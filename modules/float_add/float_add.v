==> flow/design.v <==
`timescale 1 ns / 100 ps
module float_add(clk, rst, start, ack, fl_in_1, fl_in_2, res);
 	input clk;
 	input rst;
 	input start;
 	input ack;
 	input [31:0] fl_in_1;
 	input [31:0] fl_in_2;
 	output reg [31:0] res;
localparam EXP_BIAS = 127;
reg [7:0] state;
reg fl_in_1_neg;
reg fl_in_2_neg;
reg [7:0] fl_in_1_exp;
reg [7:0] fl_in_2_exp;
reg [23:0] fl_in_1_frac_norm;
reg [23:0] fl_in_2_frac_norm;
wire signed [7:0] fl_in_1_exp_biased = fl_in_1_exp - EXP_BIAS;
wire signed [7:0] fl_in_2_exp_biased = fl_in_2_exp - EXP_BIAS;
wire [24:0] fl_1_less_fl_2 = fl_in_1_frac_norm - fl_in_2_frac_norm;
wire [24:0] fl_2_less_fl_1 = fl_in_2_frac_norm - fl_in_1_frac_norm;
wire [24:0] fl_1_plus_fl_2 = fl_in_1_frac_norm + fl_in_2_frac_norm;
reg sign_res;
reg [7:0] exp_res;
reg [24:0] add_res;
localparam START 		= 8'b00000001;
localparam EXP_CMP 		= 8'b00000010;
localparam ADD 			= 8'b00000100;
localparam NORM 		= 8'b00001000;
localparam CHECK_EXCE 	= 8'b00010000;
localparam ROUND 		= 8'b00100000;
localparam CHECK_NORM	= 8'b01000000;
localparam DONE 		= 8'b10000000;
wire qStart 	= state[0];
wire qExeCmp 	= state[1];
wire qAdd 		= state[2];
wire qNorm 		= state[3];
wire qExce 		= state[4];
wire qRound 	= state[5];
wire qCheckNorm = state[6];
wire qDone 		= state[7];
always @(posedge clk or posedge rst) 
	begin
		if (rst) 
			begin
				state = START;
				res <= 32'bX;
			end
		else 
			begin
				case(state)
					START 	:
						begin
							fl_in_1_neg <= fl_in_1[31];
							fl_in_2_neg <= fl_in_2[31];
							fl_in_1_exp <= fl_in_1[30:23];
							fl_in_2_exp <= fl_in_2[30:23];
							fl_in_1_frac_norm <= {1'b1, fl_in_1[22:0]};
							fl_in_2_frac_norm <= {1'b1, fl_in_2[22:0]};
							if(start)
								state = EXP_CMP;
						end
					EXP_CMP	:
						begin
							if(fl_in_1_exp < fl_in_2_exp)
								begin
									fl_in_1_exp <= fl_in_1_exp + 1'b1;
									fl_in_1_frac_norm <= fl_in_1_frac_norm >> 1'b1;
								end
							else if(fl_in_1_exp > fl_in_2_exp)
								begin
									fl_in_2_exp <= fl_in_2_exp + 1'b1;
									fl_in_2_frac_norm <= fl_in_2_frac_norm >> 1'b1;
								end
							if(fl_in_1_exp == fl_in_2_exp)
								state <= ADD;
						end
					ADD 	:
						begin
							if(	fl_in_1_neg && fl_in_2_neg)
								begin
									sign_res <= 1'b1;
									add_res <= fl_1_plus_fl_2;
								end
							else if(fl_in_1_neg && !fl_in_2_neg)
								begin
									if(fl_in_1_frac_norm > fl_in_2_frac_norm)
										begin
											sign_res <= 1'b1;
											add_res <= fl_1_less_fl_2;
										end
									else if(fl_in_1_frac_norm < fl_in_2_frac_norm)
										begin
											sign_res <= 1'b0;
											add_res <= fl_2_less_fl_1;
										end
									else
										begin
											sign_res <= 1'b0;
											add_res <= 25'b0;
										end
								end
							else if(!fl_in_1_neg && fl_in_2_neg)
								begin
									if(fl_in_1_frac_norm > fl_in_2_frac_norm)
										begin
											sign_res <= 1'b0;
											add_res <= fl_1_less_fl_2;
										end
									else if(fl_in_1_frac_norm < fl_in_2_frac_norm)
										begin
											sign_res <= 1'b1;
											add_res <= fl_2_less_fl_1;
										end
									else
										begin
											sign_res <= 1'b0;
											add_res <= 25'b0;
										end
								end
							else if(!fl_in_1_neg && !fl_in_2_neg)
								begin
									sign_res <= 1'b0;
									add_res <= fl_1_plus_fl_2;
								end
							state <= NORM;
						end
					NORM 	:
						begin
							if(add_res[24])
								begin
									add_res <= add_res >> 1'b1;
									fl_in_1_exp <= fl_in_1_exp + 1'b1;
									fl_in_2_exp <= fl_in_2_exp + 1'b1;
								end
							else if(!add_res[24] && !add_res[23])
								begin
									add_res <= add_res << 1'b1;
									fl_in_1_exp <= fl_in_1_exp - 1'b1;
									fl_in_2_exp <= fl_in_2_exp - 1'b1;
								end
							if(!add_res[24] && add_res[23])
								state <= CHECK_EXCE;
						end
					CHECK_EXCE 	:
						begin
							if(fl_in_1_exp_biased > 127)
								begin
									res <= 32'b1;
									state <= DONE;
								end
							else if(fl_in_1_exp_biased < -126)
								begin
									res <= 32'b1;
									state <= DONE;
								end
							else
								begin
									state <= ROUND;
									res <= {sign_res, fl_in_1_exp, add_res[22:0]};
								end
						end
					ROUND 	:
						begin
							state <= CHECK_NORM;
						end
					CHECK_NORM :
						begin
							state <= DONE;
						end
					DONE 	:
						begin
							if(ack)
								state <= START;
							else
								state <= DONE;
						end
				endcase
			end
	end
endmodule
# Step by step through the tools: float_add
# The steps from the RTL of float_add to its reports follow in flow order.
# Lines are those of the file above, counted from 1.
# Operators carry their Yosys type and port widths (W data, S select, Z words).
# Cell names lack the library's common part.
design:
  top: "float_add"
  clk_port: "clk"
  library: "sky130hd"
  corner: "tt_025C_1v80"

# After elaboration
# Source: Yosys, flattened and elaborated, memories not mapped. Widths are those after wreduce. Registers that Yosys merges into a memory's read port (data or address) are not register bits. Print and check cells do not count. Equal cells are merged and count once.
bits:
  ff_bits: 132
  input_bits: 68
  output_inout_bits: 32
classes:
  addsub: 8
  n_cmp: 6
  n_eq: 17
  n_mux: 38
  bitwise: 1
  reduce_and_logical: 24
ops:
  columns: ["operator", "n"]
  rows:
  - ["$mux W25", 8]
  - ["$mux W8", 13]
  - ["$pmux W24 S2", 2]
  - ["$mux W24", 3]
  - ["$pmux W8 S8", 1]
  - ["$mux W32", 2]
  - ["$sub A24 B24 Y25", 2]
  - ["$pmux W25 S2", 1]
  - ["$pmux W8 S3", 2]
  - ["$add A24 B24 Y25", 1]
  - ["$gt A24 B24 Y1", 1]
  - ["$lt A24 B24 Y1", 1]
  - ["$reduce_and A4 Y1", 4]
  - ["$add A8 B1 Y8 const B", 2]
  - ["$sub A8 B1 Y8 const B", 2]
  - ["$ne A2 B2 Y1 const B", 6]
  - ["$reduce_and A3 Y1", 3]
  - ["$eq A8 B1 Y1 const B", 1]
  - ["$eq A8 B2 Y1 const B", 1]
  - ["$eq A8 B3 Y1 const B", 1]
  - ["$eq A8 B4 Y1 const B", 1]
  - ["$eq A8 B5 Y1 const B", 1]
  - ["$eq A8 B6 Y1 const B", 1]
  - ["$sub A8 B7 Y8 const B", 1]
  - ["$eq A8 B7 Y1 const B", 1]
  - ["$gt A8 B8 Y1", 1]
  - ["$lt A8 B8 Y1", 1]
  - ["$gt A8 B8 Y1 const B", 1]
# Other operator kinds: 15; their cells: 29.

# Depth
# Longest topological path by Yosys (ltp), each cell counted once; first at word level (registers and memories cut), then after technology mapping (sequential cells cut; the memories' decode and read muxes count).
depth:
  word_depth: 7
  ABC_AREA: 0
  depth_mapped: 14

# Synthesis result
# The flow's flattened synthesis, as Yosys stat reports it; memories are mapped. The netlist is that of the ABC_AREA named above (0 if unset); the other value can give another one.
# The area totals of this step are shown rounded.
synth_totals:
  stdcells: 1168
  mapped_area_um2: 10000
  ffs: 132
types:
  columns: ["cell_type", "n"]
  rows:
  - ["edfxtp_1", 92]
  - ["ha_1", 84]
  - ["dfrtp_1", 39]
  - ["mux2_2", 46]
  - ["inv_1", 124]
  - ["a21oi_1", 87]
  - ["nand2_1", 103]
  - ["o21ai_0", 67]
  - ["xnor2_1", 38]
  - ["nor2_1", 74]
  - ["o22ai_1", 38]
  - ["clkbuf_1", 47]
  - ["a21o_1", 18]
  - ["a211oi_1", 17]
  - ["a222oi_1", 11]
  - ["xor2_1", 12]
  - ["a221oi_1", 11]
  - ["o221ai_1", 11]
# Other cell types: 60; their cells: 249.

# Timing after synthesis
# Path of least setup slack by OpenSTA after synthesis, without wires, with an ideal clock, recovery checks aside; 20% of the period is set as input and as output delay. Where synthesis merged equal registers, the netlist keeps one of their names.
synth_path:
  path_type: "register to register"
  from: "reg fl_in_1_exp[1]"
  to: "reg fl_in_2_frac_norm[0]"
  clock_period_ns: 3.45
  setup_ns: 0.442
  t_first_pin_ns: 0.000
  t_arrival_ns: 3.251
  t_required_ns: 3.008
  path_slack_ns: -0.243
  path_delay_ns: 3.693
  stages: 9
  path_buffers: 0
  period_less_setup_slack_ns: 3.693
# "path_delay_ns" = arrival - input delay + setup time.
# "stages" counts driving pins, that of a launching flip-flop among them; a cell with two outputs on the path counts twice.
# "period_less_setup_slack_ns" = period - worst setup slack (recovery checks aside). The figure is calculated, with input and output delays left at 20% of the set period.
# The rows between start and end are the longest chain of elaborated cells between them; the timing report does not say that the signal goes this way. Where chains are equally long, one stands for them.
# Each line given opens the expression or statement behind the cell; cells for indexed reads and writes are added by Yosys, which also makes memories of some case tables.
# At most two assigning lines are given for a register; there are more.
# The path ends at the enable pin of a flip-flop; only ways to that pin are counted.
synth_via:
  path_cell_list: "edfxtp_1 -> ha_1 -> nor2b_1 -> o21ai_0 -> nand2b_1 -> a21oi_1 -> o21ai_0 -> a21oi_1 -> a211oi_1"
  elab_chain_len: 3
synth_rtl:
  columns: ["item", "line_no", "source"]
  rows:
  - ["from (decl)", 14, "reg [7:0] fl_in_1_exp;"]
  - ["from (assign)", 56, "fl_in_1_exp <= fl_in_1[30:23];"]
  - ["from (assign)", 67, "fl_in_1_exp <= fl_in_1_exp + 1'b1;"]
  - ["$gt A8 B8 Y1", 70, "else if(fl_in_1_exp > fl_in_2_exp)"]
  - ["$ne A2 B2 Y1", null, null]
  - ["$reduce_and A4 Y1", null, null]
  - ["to (assign)", 59, "fl_in_2_frac_norm <= {1'b1, fl_in_2[22:0]};"]
  - ["to (assign)", 73, "fl_in_2_frac_norm <= fl_in_2_frac_norm >> 1'b1;"]
  - ["to (decl)", 17, "reg [23:0] fl_in_2_frac_norm;"]

# Timing after layout
# Path of least setup slack in the final report of run B (OpenROAD, finished layout, wires in). Where an end is a register, its clock arrival counts in the times.
layout_path:
  path_type: "register to register"
  from: "reg fl_in_1_frac_norm[1]"
  to: "reg add_res[23]"
  clock_period_ns: 2.9
  setup_ns: 0.18
  t_first_pin_ns: 0.42
  t_arrival_ns: 3.34
  t_required_ns: 3.14
  path_slack_ns: -0.20
  stages: 13
  path_buffers: 3
# The rows between start and end are the longest chain of elaborated cells between them; the timing report does not say that the signal goes this way. Where chains are equally long, one stands for them.
# At most two assigning lines are given for a register; there are more.
layout_via:
  path_cell_list: "edfxtp_1 -> buf_6 -> buf_6 -> ha_4 -> o311ai_4 -> buf_6 -> a2bb2oi_4 -> a211o_4 -> o31ai_4 -> a21oi_2 -> o32a_1 -> xor2_1 -> a221oi_1"
  elab_chain_len: 7
layout_rtl:
  columns: ["item", "line_no", "source"]
  rows:
  - ["from (decl)", 16, "reg [23:0] fl_in_1_frac_norm;"]
  - ["from (assign)", 58, "fl_in_1_frac_norm <= {1'b1, fl_in_1[22:0]};"]
  - ["from (assign)", 68, "fl_in_1_frac_norm <= fl_in_1_frac_norm >> 1'b1;"]
  - ["$sub A24 B24 Y25", 21, "wire [24:0] fl_2_less_fl_1 = fl_in_2_frac_norm - fl_in_1_frac_norm;"]
  - ["$mux W25", 110, "else if(fl_in_1_frac_norm < fl_in_2_frac_norm)"]
  - ["$mux W25", 105, "if(fl_in_1_frac_norm > fl_in_2_frac_norm)"]
  - ["$mux W25", 103, "else if(!fl_in_1_neg && fl_in_2_neg)"]
  - ["$mux W25", 85, "else if(fl_in_1_neg && !fl_in_2_neg)"]
  - ["$mux W25", 80, "if( fl_in_1_neg && fl_in_2_neg)"]
  - ["$pmux W25 S2", 51, "case(state)"]
  - ["to (assign)", 83, "add_res <= fl_1_plus_fl_2;"]
  - ["to (assign)", 90, "add_res <= fl_1_less_fl_2;"]
  - ["to (decl)", 25, "reg [24:0] add_res;"]

Top module float_add; platform sky130hd; tools Yosys and OpenROAD; 2 stored runs in no particular order. Input and output delays are each 20% of the period that was set; the output load is 0.01 pF.
"achieved_period_ns": clock period set for the run, less the worst setup slack. It is reckoned from that one timing run; input and output delays stay at 20% of the period that was set.
"worst_path_allowed_less_slack_ns": the worst setup path's part of the clock period (all of it between registers, 20% less for each end at a port) less its slack. A launch clock that arrives late makes it longer, a capture clock that arrives late makes it shorter.
By "total_power_uw" is meant OpenSTA's value without simulated activity: inputs other than the clock are taken to toggle once in ten clock periods, and the tool carries that through the logic.
Results are given in rounded form.

--- run A ---
==> flow/run.sh <==
#!/bin/bash
# the make line also repeats the synthesis and layout settings of config.mk as NAME=value (left out here)
make -C /OpenROAD-flow-scripts/flow DESIGN_CONFIG=/design/flow/config.mk WORK_HOME=/design/flow/orfs CLKGATE_MAP_FILE= finish
==> flow/config.mk <==
export PLATFORM = sky130hd
export DESIGN_NAME = float_add
export DESIGN_NICKNAME = float_add
export VERILOG_FILES = /design/flow/design.v
export SDC_FILE = /design/flow/constraint.sdc
export NUM_CORES = 4
export LEC_CHECK = 0
export CAP_MARGIN = 15
export CELL_PAD_IN_SITES_GLOBAL_PLACEMENT = 0
export CORE_MARGIN = 10
export CORE_UTILIZATION = 61
export GPL_ROUTABILITY_DRIVEN = 1
export PLACE_DENSITY_LB_ADDON = 0.1
export SETUP_SLACK_MARGIN = 0.23
export SLEW_MARGIN = 20
export TNS_END_PERCENT = 95
==> flow/constraint.sdc <==
create_clock -name core_clock -period 2.38 [get_ports {clk}]
set_input_delay 0.4760 -clock core_clock [delete_from_list [all_inputs] [get_ports {clk}]]
set_output_delay 0.4760 -clock core_clock [all_outputs]
set_load 0.01 [all_outputs]

==> results, as YAML <==
outcome: "unfinished; error DPL-0038 in routing"

--- run B ---
==> flow/run.sh <==
#!/bin/bash
# the make line also repeats the synthesis and layout settings of config.mk as NAME=value (left out here)
make -C /OpenROAD-flow-scripts/flow DESIGN_CONFIG=/design/flow/config.mk WORK_HOME=/design/flow/orfs CLKGATE_MAP_FILE= finish
==> flow/config.mk <==
export PLATFORM = sky130hd
export DESIGN_NAME = float_add
export DESIGN_NICKNAME = float_add
export VERILOG_FILES = /design/flow/design.v
export SDC_FILE = /design/flow/constraint.sdc
export NUM_CORES = 4
export LEC_CHECK = 0
export CAP_MARGIN = 20
export CORE_MARGIN = 2
export CORE_UTILIZATION = 40
export SLEW_MARGIN = 20
==> flow/constraint.sdc <==
create_clock -name core_clock -period 2.9 [get_ports {clk}]
set_input_delay 0.5800 -clock core_clock [delete_from_list [all_inputs] [get_ports {clk}]]
set_output_delay 0.5800 -clock core_clock [all_outputs]
set_load 0.01 [all_outputs]

==> results, as YAML <==
results:
  setup_tns_ns: -1.7
  total_power_uw: 12000
  setup_worst_slack_ns: -0.20
  die_footprint_um2: 27000
  layout_utilization_frac: 0.57
  synthArea_um2: 10000
  achieved_period_ns: 3.099
  worst_path_allowed_less_slack_ns: 3.10
  worst_setup_path_type: "register to register"
